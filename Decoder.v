==> flow/design.v <==
`timescale 1ns / 1ps
module Decoder(read_data_1,read_data_2,Instruction,r_wdata,ALU_result,
                 Jal,RegWrite,MemtoReg,RegDst,Sign_extend,clock,reset,opcplus4);
    output[32 - 1:0] read_data_1;                
    output[32 - 1:0] read_data_2;                
    input[32 - 1:0]  Instruction;                
    input[32 - 1:0]  r_wdata;   				 
    input[32 - 1:0]  ALU_result;   				 
    input        Jal;                        
    input        RegWrite;                   
    input        MemtoReg;               
    input        RegDst;              
    output reg[32 - 1:0] Sign_extend;                
    input		 clock,reset;                 
    input[32 - 1:0]  opcplus4;                  
    reg [5 - 1:0] write_addr,read_addr_1,read_addr_2;             
    reg [32 - 1:0] decoder_write_data;               
    always @(Instruction, RegDst, Jal, RegWrite, MemtoReg, opcplus4, r_wdata, ALU_result) begin
        read_addr_1 = Instruction[25:21];
        read_addr_2 = Instruction[20:16];
        if(Instruction[15])
        Sign_extend = { 16'hffff , Instruction[16 - 1 : 0]};
        else
        Sign_extend = { 16'h0000 , Instruction[16 - 1 : 0]};
        if(RegDst) write_addr = Instruction[15:11];
        else write_addr = Instruction[20:16];
        if(Jal) begin  
           write_addr = 5'b11111;
           decoder_write_data = opcplus4;
        end
        else if(RegWrite && MemtoReg)
            decoder_write_data = r_wdata;  
        else decoder_write_data = ALU_result; 
    end
    register_file registers(
        .clk(clock),
        .rst_n(reset),
        .write_en(RegWrite),
        .write_reg_addr(write_addr),
        .write_data(decoder_write_data),
        .read_reg_addr_1(read_addr_1),
        .read_reg_addr_2(read_addr_2),
        .read_data_1(read_data_1),
        .read_data_2(read_data_2)
    );
endmodule
`timescale 1ns / 1ps
module register_file (
    input  clk, rst_n,
    input                               write_en,
    input  [5 - 1:0] write_reg_addr,
    input  [32 - 1:0]           write_data,
    input  [5 - 1:0] read_reg_addr_1,
    output [32 - 1:0]           read_data_1,
    input  [5 - 1:0] read_reg_addr_2, 
    output [32 - 1:0]           read_data_2
    );
    reg [32 - 1:0] registers [32 - 1:0];
    integer i;
    wire test;
    always @(negedge clk, posedge rst_n) begin
        if (rst_n)
            for (i = 0; i < 32; i = i + 1)
                registers[i] <= 0;
        else if (write_en & (write_reg_addr != 0))
            registers[write_reg_addr] <= write_data;
        else 
            registers[0] <= 0;
    end
    assign read_data_1 = (registers[read_reg_addr_1]);
    assign read_data_2 = (registers[read_reg_addr_2]);
endmodule
### Tool chain data of Decoder

The steps from the RTL of Decoder to its reports follow in flow order.
Line numbers count from 1 in the design file above.
Library cell names are shortened.
A cell with n/a has no value.

* top module: Decoder
* clock: clock
* standard-cell library: sky130hd
* timing corner: tt_025C_1v80

### Word-level counts

Yosys after proc, flatten, opt, wreduce and memory -nomap, before mapping. Print and check cells are not counted. Equal cells are merged and count once.

* register bits after elaboration: 1024
* input bits: 134
* cells after elaboration: 172

* equality and inequality tests: 94
* mux-type cells: 9
* bitwise operators: 1
* reductions and logical operators: 36

Operator list (number)
* case mux 32 bit (select 32 bit): 2
* == test 5 bit with constant B: 48
* 2-to-1 mux 32 bit: 5
* == test 5 x 4 -> 1 bit with constant B: 24
* AND reduction 2 bit: 31
* == test 5 x 3 -> 1 bit with constant B: 12
* == test 5 x 2 -> 1 bit with constant B: 6
* == test 5 x 1 -> 1 bit with constant B: 3
* logical NOT 5 bit: 3
* 2-to-1 mux 5 bit: 2
* nonzero test 5 bit: 1
* inequality test 2 bit with constant B: 1
* AND 1 bit: 1
* logical AND 1 bit: 1

### Longest topological paths

Depth = most cells in a row (Yosys ltp): at word level without a register or memory, in the mapped netlist without a sequential cell, where the memories' decode and read muxes count.

* depth after elaboration: 5
* ABC_AREA: 0
* gate-level depth with buffers: 11
* gate-level depth less buffers: 6

### After synthesis

Source: synth_stat.txt of the flow (Yosys; design flattened, memories mapped). It holds for the ABC_AREA given above (unset counts as 0); a run with the other value may have another netlist.

Cells by type
* dfrtn_1: number 1024, total area 2.56E+04 um^2
* a22oi_1: number 749, total area 5.62E+03 um^2
* o21ai_0: number 880, total area 4.4E+03 um^2
* nand2_1: number 1090, total area 4.09E+03 um^2
* mux2_2: number 176, total area 1.98E+03 um^2
* clkbuf_1: number 318, total area 1.19E+03 um^2
* buf_2: number 141, total area 705.677 um^2
* mux2i_1: number 62, total area 620.595 um^2
* nor2_1: number 150, total area 563.04 um^2
* nand4_1: number 82, total area 512.992 um^2
* nand3_1: number 88, total area 440.422 um^2
* a22o_1: number 48, total area 420.403 um^2
* a21oi_1: number 73, total area 365.35 um^2
* a221oi_1: number 36, total area 315.302 um^2
* buf_4: number 40, total area 300.288 um^2
* and2_1: number 41, total area 256.496 um^2
* nor3_1: number 51, total area 255.245 um^2
* a222oi_1: number 25, total area 250.24 um^2

Not listed: further types 57, cells in them 354.

* standard cells after synthesis: 5428
* synthesis area: 0.0505397 mm^2
* sequential area: 0.0256246 mm^2
* mapped flip-flops: 1024
* buffer cells: 518

By module: a second synthesis without flattening, with its own total; a netlist apart from the flattened one above.

* cells (unflattened synthesis): 5218
* area total of the unflattened synthesis: 0.0557447 mm^2

Each row is one instance without its submodules.

By module
* register_file: times used 1, cells 5024, area 0.0542633 mm^2, sequential area 0.0256246 mm^2
* Decoder: times used 1, cells 194, area 0.0014814 mm^2, sequential area 0 mm^2

Design Decoder on sky130hd. What follows are 2 stored runs of the flow, each under its own settings; their order means nothing. The constraints put input and output delay at 20% of the set period each and load the outputs with 0.01 pF.
"power" is the tool's figure for a default switching activity; nothing was simulated.

### Run 1

Settings: `period_ns=4.46`, `CAP_MARGIN=20`, `CORE_MARGIN=2`, `CORE_UTILIZATION=40`, `SLEW_MARGIN=20`

- Worst-case hold slack: 0.455 ns
- Total negative setup slack: -55.429 ns
- Smallest setup slack: -1.308 ns
- Chip area after synthesis (Yosys): 0.0505397 mm^2
- Utilization: 59.2%
- Power: 0.028229 W
- Standard-cell area of the final layout: 0.0742837 mm^2
- Die footprint: 0.129208 mm^2

### Run 2

Settings: `period_ns=9.97`, `CORE_UTILIZATION=22`, `PLACE_DENSITY=0.44`, `CORE_ASPECT_RATIO=1.56`, `CORE_MARGIN=5`, `CTS_CLUSTER_SIZE=79`, `CAP_MARGIN=20`, `SLEW_MARGIN=20`

- Worst-case hold slack: 0.451 ns
- Total negative setup slack: 0.000 ns
- Smallest setup slack: 0.045 ns
- Chip area after synthesis (Yosys): 0.0505397 mm^2
- Utilization: 27.5%
- Power: 0.011329 W
- Standard-cell area of the final layout: 0.0627965 mm^2
- Die footprint: 0.239649 mm^2
